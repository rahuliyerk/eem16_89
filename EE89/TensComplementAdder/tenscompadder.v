==> flow/design.v <==
`timescale 1ns / 1ps
module seg7decimal(
	 input [15:0] x,
    input clk,
    input clr,
    output reg [6:0] a_to_g,
    output reg [3:0] an,
    output wire dp 
	 );
wire [1:0] s;	 
reg [3:0] digit;
wire [3:0] aen;
reg [19:0] clkdiv;
assign dp = 1;
assign s = clkdiv[19:18];
assign aen = 4'b1111;  
always @(posedge clk) 
	case(s)
	0:digit = x[3:0];  
	1:digit = x[7:4];  
	2:digit = x[11:8];  
	3:digit = x[15:12];  
	default:digit = x[3:0];
	endcase
	always @(*)
case(digit)
0:a_to_g = 7'b1000000; 
1:a_to_g = 7'b1111001; 
2:a_to_g = 7'b0100100; 
3:a_to_g = 7'b0110000; 
4:a_to_g = 7'b0011001; 
5:a_to_g = 7'b0010010; 
6:a_to_g = 7'b0000010; 
7:a_to_g = 7'b1111000; 
8:a_to_g = 7'b0000000; 
9:a_to_g = 7'b0010000; 
'hA:a_to_g = 7'b0111111;  
'hB:a_to_g = 7'b1111111;  
'hC:a_to_g = 7'b1110111;
default: a_to_g = 7'b0000000;  
endcase
always @(*)begin
an=4'b1111;
if(aen[s] == 1)
an[s] = 0;
end
always @(posedge clk or posedge clr) begin
if ( clr == 1)
clkdiv <= 0;
else
clkdiv <= clkdiv+1;
end
endmodule
module deciadd (digInA, digInB, sub, cin, digOut, cout);
input   [3:0]   digInA, digInB;
input   sub, cin;
output  [3:0]  digOut;
reg [3:0] digOut;
output  cout;
reg cout;
reg [3:0] B_value;
reg [4:0] sum;
  always @ (*)
    begin
      if (sub == 1)  
        begin
          B_value = 10 + ~digInB;  
        end
      else
        begin
          B_value = digInB;  
        end
      sum = digInA + B_value + cin;  
      if (sum >= 4'b1010)
        begin
          cout = 1;
          digOut = sum + 4'b0110;
        end
      else
        begin
          cout = 0;
          digOut = sum;
        end
    end
endmodule
module tenscomplementadder(
	 input clk,
  input btnC,  
	 input btnU,  
	 input btnD,  
	 input btnR,  
	 input btnL,  
	 input [15:0] sw,  
     output [15:0] led,
     output [6:0] seg,
     output [3:0] an,
     output dp
 );
reg [15:0] x; 
wire [15:0] led;
reg[3:0] d1inA, d2inA, d3inA, d4inA;
reg[3:0] d1inB, d2inB, d3inB, d4inB;
wire[3:0] d1out, d2out, d3out, d4out;
wire[3:0] d1_c, d2_c, d3_c, d4_c;
reg sub;
reg ovunflow;
deciadd d1add(d1inA, d1inB, sub, sub, d1out, d1_c);
deciadd d2add(d2inA, d2inB, sub, d1_c, d2out, d2_c);
deciadd d3add(d3inA, d3inB, sub, d2_c, d3out, d3_c);
deciadd d4add(d4inA, d4inB, sub, d3_c, d4out, d4_c);
seg7decimal u7 (
.x(x),
.clk(clk),
.clr(btnC),
.a_to_g(seg),
.an(an),
.dp(dp)
);
assign led[0] = ovunflow;
always @ (posedge clk)
  begin
  	if (btnL == 1)
  	begin
      d4inA = sw[15:12];  
      d3inA = sw[11:8];
      d2inA = sw[7:4];
      d1inA = sw[3:0];  
  	end
  	if (btnR == 1)
  	begin
      d4inB = sw[15:12];  
      d3inB = sw[11:8];
      d2inB = sw[7:4];
      d1inB = sw[3:0];  
  	end
    if (btnU == 1)
    begin
      sub = 1'b0;  
    end
    if (btnD == 1)
    begin
      sub = 1'b1;  
    end
    if (btnU == 0 && btnD == 0)
    begin
        x[15:12] = 4'b0000;
        x[11:8] = 4'b0000;
        x[7:4] = 4'b0000;
        x[3:0] = 4'b0000;
        ovunflow = 1'b0;
    end
    else
    begin
        x[15:12] = d4out;
        x[11:8] = d3out;
        x[7:4] = d2out;
        x[3:0] = d1out;
            if ((d4inA < 4'b0101) && (d4inB < 4'b0101) && (sub == 1'b0) && (d4out >= 4'b0101))  
                begin
                  ovunflow = 1'b1;
                end
              else if ((d4inA >= 4'b0101) && (d4inB >= 4'b0101) && (sub == 1'b0) && (d4out < 4'b0101))  
                begin
                  ovunflow = 1'b1;
                end
              else if ((d4inA < 4'b0101) && (d4inB >= 4'b0101) && (sub == 1'b1) && (d4out >= 4'b0101))  
                begin
                  ovunflow = 1'b1;
                end
              else if ((d4inA >= 4'b0101) && (d4inB < 4'b0101) && (sub == 1'b1) && (d4out < 4'b0101))  
                begin
                  ovunflow = 1'b1;
                end
              else
                begin
                  ovunflow = 1'b0;
                end
    end
  end
endmodule
### Tool chain data of tenscomplementadder

Tool output for the design above, in the order of the flow.
Line numbers count from 1 in the design file above.
Cell names lack the library's common part.
A cell with n/a has no value.

* top: tenscomplementadder
* clock: clk
* standard-cell library: sky130hd
* corner: tt_025C_1v80

### After elaboration

Yosys after proc, flatten, opt, wreduce and memory -nomap, before mapping. Enables and synchronous resets that opt folds into registers are not counted as muxes. Memory bits, and registers merged into a memory's read port (data or address), are not among the register bits. Print and check cells are not counted. Equal cells are merged and count once.
Yosys's memory passes give these memory sizes; they may raise the number of words (mostly to a power of two), join words into wider ones and drop unused or constant bits.

* bits in registers: 70
* bits in read-only memories: 112
* word width x clocked read ports: 7
* memories: 1
* bits of input ports: 22

* add/subtract/negate cells: 18
* $lt $le $gt $ge: 10
* equality and inequality tests: 3
* shifts and indexed selects: 3
* multiplexer cells: 21
* bitwise operators: 9
* reduce/logical cells: 14

Memory list
* (no name shown): words 16, bits a word 7, read ports 1, write ports 0, line 26 `case(digit)`

Operators with widths (count)
* 4-bit two-way mux: 11
* 20-bit by 1-bit adder with 20-bit output (second input constant): 1
* 4-bit by 4-bit adder with 5-bit output: 4
* 4-bit inverter: 5
* 5-bit by 1-bit adder with 5-bit output: 4
* 5-bit by 4-bit >= comparator with 1-bit output (second input constant): 4
* 4-bit by 3-bit adder with 4-bit output (second input constant): 4
* 4-bit adder (first input constant): 4
* 4-bit parallel mux with 4-bit select: 1
* 1-bit logical AND: 13
* 4-bit by 3-bit >= comparator with 1-bit output (second input constant): 3
* 4-bit by 3-bit < comparator with 1-bit output (second input constant): 3
* 1-bit two-way mux: 9
* 1-bit by 3-bit variable shift with 4-bit output (first input constant): 2
* 2-bit == test (second input constant): 2
* 4-bit by 2-bit variable part select with 1-bit output (first input constant): 1
* 4-bit bitwise OR: 1
* 1-bit inverter: 3
* 2-bit negator with 3-bit output: 1
* 2-bit by 1-bit == test with 1-bit output (second input constant): 1
* 2-bit logical NOT: 1

### Logic depth

Longest topological path by Yosys (ltp), each cell counted once; first at word level (registers and memories cut), then after technology mapping (sequential cells cut; the memories' decode and read muxes count).

* depth in word-level cells: 22
* ABC_AREA: 0
* depth in mapped cells: 33
* gate-level depth less buffers: 33

### After synthesis

Source: synth_stat.txt of the flow (Yosys; design flattened, memories mapped). It holds for the ABC_AREA given above (unset counts as 0); a run with the other value may have another netlist.

Cells by type
* edfxtp_1: count 24, area in all 720.691 sq um
* dfxtp_1: count 33, area in all 660.634 sq um
* dfrtp_1: count 20, area in all 500.48 sq um
* ha_1: count 26, area in all 325.312 sq um
* xnor2_1: count 25, area in all 218.96 sq um
* fa_1: count 7, area in all 140.134 sq um
* buf_4: count 17, area in all 127.622 sq um
* inv_1: count 30, area in all 112.608 sq um
* nand2_1: count 29, area in all 108.854 sq um
* mux2i_1: count 9, area in all 90.086 sq um
* mux4_2: count 4, area in all 90.086 sq um
* xor2_1: count 10, area in all 87.584 sq um
* o21ai_0: count 17, area in all 85.082 sq um
* nor2_1: count 20, area in all 75.072 sq um
* nand3_1: count 14, area in all 70.067 sq um
* mux2_2: count 6, area in all 67.565 sq um
* nor2b_1: count 10, area in all 62.56 sq um
* nand2b_1: count 6, area in all 37.536 sq um

Other cell types: 30; their cells: 56.

* mapped cells: 363
* cell area after synthesis: 3973.8 sq um
* area of sequential cells: 1881.8 sq um
* flip-flops: 77

By module: a second synthesis without flattening, with its own total; a netlist apart from the flattened one above.

* cell total of the unflattened synthesis: 397
* area total of the unflattened synthesis: 4314.1 sq um

Rows give one instance, submodules left out.

Modules
* tenscomplementadder: times used 1, cells 108, area 1645.3 sq um, seq. area 1241.2 sq um
* seg7decimal: times used 1, cells 125, area 1377.6 sq um, seq. area 640.6 sq um
* deciadd: times used 4, cells 41, area 322.8 sq um, seq. area 0.0 sq um

### Worst setup path after synthesis

Path of least setup slack by OpenSTA after synthesis, without wires, with an ideal clock, recovery checks aside; 20% of the period is set as input and as output delay. Where synthesis merged equal registers, the netlist keeps one of their names.

* kind: register to register
* start: reg d1inB[1]
* end: reg ovunflow
* period: 9.41 ns
* setup time: 0.072 ns
* launch time at the first pin: 0.000 ns
* arrival time: 6.834 ns
* data required time: 9.338 ns
* slack: 2.504 ns
* delay of the path: 6.906 ns
* stages: 34
* path buffers: 0
* period reached after synthesis: 6.906 ns

"delay of the path" is the arrival time less input delay plus setup time.
"stages": output pins that drive a net of the path, with the launching flip-flop's if there is one; two outputs of one cell count as two.
"period reached after synthesis" is the clock period less the worst setup slack; recovery checks do not enter. This is arithmetic on one report: input and output delays are still those of the set period (20% each).
Between the ends stands the longest chain of elaborated cells between them, by number of cells; it is not shown to be the way that was timed. Of several equally long chains one is given.
A line is the first line of the expression or statement that the cell stems from. Yosys adds cells for indexed reads and writes and turns some case tables into memories.
At most two assigning lines are given for a register; there are more.

* cells stage by stage: edfxtp_1 > inv_1 > ha_1 > nand2_1 > o21ai_0 > ha_1 > xnor2_1 > ha_1 > nand2_1 > a21boi_2 > fa_1 > fa_1 > xor2_1 > ha_1 > nand2_1 > a31oi_2 > fa_1 > fa_1 > xor2_1 > ha_1 > nand2_1 > a31oi_1 > inv_1 > fa_1 > inv_1 > fa_1 > xor2_1 > ha_1 > inv_1 > a21o_1 > a311o_1 > mux2i_1 > o22ai_1 > mux2i_1
* length of the longest elaborated chain: 22
* elaborated cells on any way between the ends: 27
* classes of those cells: 7 x add/sub; 6 x compare; 9 x mux; 1 x logic; 4 x reduce/logical

Ends and longest elaborated chain, after synthesis
* from (decl): line 102 `reg[3:0] d1inB, d2inB, d3inB, d4inB;`
* from (assign): line 134 `d1inB = sw[3:0];`
* 4-bit inverter: line 67 `B_value = 10 + ~digInB;`
* 4-bit adder: line 67
* 4-bit two-way mux: line 65 `if (sub == 1)`
* 4-bit by 4-bit adder with 5-bit output: line 73 `sum = digInA + B_value + cin;`
* 5-bit by 1-bit adder with 5-bit output: line 73
* 5-bit by 4-bit >= comparator with 1-bit output: line 74 `if (sum >= 4'b1010)`
* 1-bit two-way mux: line 74
* [... 8 more ...]
* 4-bit two-way mux: line 74
* 4-bit by 3-bit < comparator with 1-bit output: line 170 `else if ((d4inA >= 4'b0101) && (d4inB < 4'b0101) && (sub == 1'b1) && (d4out < 4'b0101))`
* 1-bit logical AND: line 170
* 1-bit two-way mux: line 170
* 1-bit two-way mux: line 166 `else if ((d4inA < 4'b0101) && (d4inB >= 4'b0101) && (sub == 1'b1) && (d4out >= 4'b0101))`
* 1-bit two-way mux: line 162 `else if ((d4inA >= 4'b0101) && (d4inB >= 4'b0101) && (sub == 1'b0) && (d4out < 4'b0101))`
* 1-bit two-way mux: line 158 `if ((d4inA < 4'b0101) && (d4inB < 4'b0101) && (sub == 1'b0) && (d4out >= 4'b0101))`
* to (assign): line 160 `ovunflow = 1'b1;`
* to (assign): line 164 `ovunflow = 1'b1;`
* to (decl): line 106 `reg ovunflow;`

### Worst path after layout

From the final timing report of job 1: the path of least setup slack in the routed layout; clock arrival at registers is part of the times.

* kind: register to register
* start: reg d1inB[1]
* end: reg ovunflow
* period: 6.45 ns
* setup time: 0.07 ns
* launch time at the first pin: 0.33 ns
* arrival time: 6.85 ns
* data required time: 6.72 ns
* slack: -0.13 ns
* stages: 34
* path buffers: 0

Between the ends stands the longest chain of elaborated cells between them, by number of cells; it is not shown to be the way that was timed. Of several equally long chains one is given.
At most two assigning lines are given for a register; there are more.

* cells stage by stage: edfxtp_1 > inv_1 > ha_1 > nand2_1 > o21ai_1 > ha_1 > xnor2_2 > ha_2 > nand2_2 > a21boi_4 > fa_2 > fa_2 > xor2_2 > ha_2 > nand2_2 > a31oi_4 > fa_2 > fa_2 > xor2_2 > ha_2 > nand2_2 > a31oi_4 > inv_2 > fa_2 > inv_2 > fa_2 > xor2_2 > ha_2 > inv_2 > a21o_1 > a311o_1 > mux2i_2 > o22ai_2 > mux2i_1
* length of the longest elaborated chain: 22
* elaborated cells on any way between the ends: 27
* classes of those cells: 7 x add/sub; 6 x compare; 9 x mux; 1 x logic; 4 x reduce/logical

Ends and longest elaborated chain, post-layout
* from (decl): line 102 `reg[3:0] d1inB, d2inB, d3inB, d4inB;`
* from (assign): line 134 `d1inB = sw[3:0];`
* 4-bit inverter: line 67 `B_value = 10 + ~digInB;`
* 4-bit adder: line 67
* 4-bit two-way mux: line 65 `if (sub == 1)`
* 4-bit by 4-bit adder with 5-bit output: line 73 `sum = digInA + B_value + cin;`
* 5-bit by 1-bit adder with 5-bit output: line 73
* 5-bit by 4-bit >= comparator with 1-bit output: line 74 `if (sum >= 4'b1010)`
* 1-bit two-way mux: line 74
* [... 8 more ...]
* 4-bit two-way mux: line 74
* 4-bit by 3-bit < comparator with 1-bit output: line 170 `else if ((d4inA >= 4'b0101) && (d4inB < 4'b0101) && (sub == 1'b1) && (d4out < 4'b0101))`
* 1-bit logical AND: line 170
* 1-bit two-way mux: line 170
* 1-bit two-way mux: line 166 `else if ((d4inA < 4'b0101) && (d4inB >= 4'b0101) && (sub == 1'b1) && (d4out >= 4'b0101))`
* 1-bit two-way mux: line 162 `else if ((d4inA >= 4'b0101) && (d4inB >= 4'b0101) && (sub == 1'b0) && (d4out < 4'b0101))`
* 1-bit two-way mux: line 158 `if ((d4inA < 4'b0101) && (d4inB < 4'b0101) && (sub == 1'b0) && (d4out >= 4'b0101))`
* to (assign): line 160 `ovunflow = 1'b1;`
* to (assign): line 164 `ovunflow = 1'b1;`
* to (decl): line 106 `reg ovunflow;`

Below are 2 stored runs of the flow (Yosys, OpenROAD; platform sky130hd) on tenscomplementadder, each with its settings and what was measured, unordered. Constraints: input delay and output delay 20% of the set period each, output load 0.01 pF.
"clock period achieved" is the run's clock period less its worst setup slack. It is reckoned from that one timing run; input and output delays stay at 20% of the period that was set.
"critical path time" means the part of the period allowed to the worst setup path (the constraints hold back 20% at inputs and 20% at outputs) less its slack; where the path has registers, the arrival times of their clocks count too.
"power" rests on the timing tool's default activity at the inputs, not on a simulated workload.

### Job 1

Settings: `period_ns=6.45`, `CORE_UTILIZATION=26`, `PLACE_DENSITY_LB_ADDON=0.01`, `CORE_MARGIN=7`, `TNS_END_PERCENT=5`, `CAP_MARGIN=40`, `SLEW_MARGIN=20`

- Power: 0.001894 W
- Final setup TNS: -0.264 ns
- Standard-cell area after layout: 5151.2 sq um
- Chip area after synthesis (Yosys): 3973.8 sq um
- Worst hold slack in the final report: 0.449 ns
- Die outline area: 18942.0 sq um
- Critical path time: 6.58 ns
- Type of the worst setup path: register to register
- Smallest setup slack: -0.132 ns
- Post-route utilization: 34.3 %
- Clock period achieved: 6.582 ns

### Job 2

Settings: `period_ns=6.98`, `CORE_UTILIZATION=17`, `SETUP_SLACK_MARGIN=-0.09`, `PLACE_DENSITY_LB_ADDON=0.23`, `CORE_MARGIN=3`, `CAP_MARGIN=40`, `SLEW_MARGIN=20`

- Power: 0.001661 W
- Final setup TNS: 0.000 ns
- Standard-cell area after layout: 5123.7 sq um
- Chip area after synthesis (Yosys): 3973.8 sq um
- Worst hold slack in the final report: 0.443 ns
- Die outline area: 25246.0 sq um
- Critical path time: 6.78 ns
- Type of the worst setup path: register to register
- Smallest setup slack: 0.198 ns
- Post-route utilization: 22.5 %
- Clock period achieved: 6.782 ns
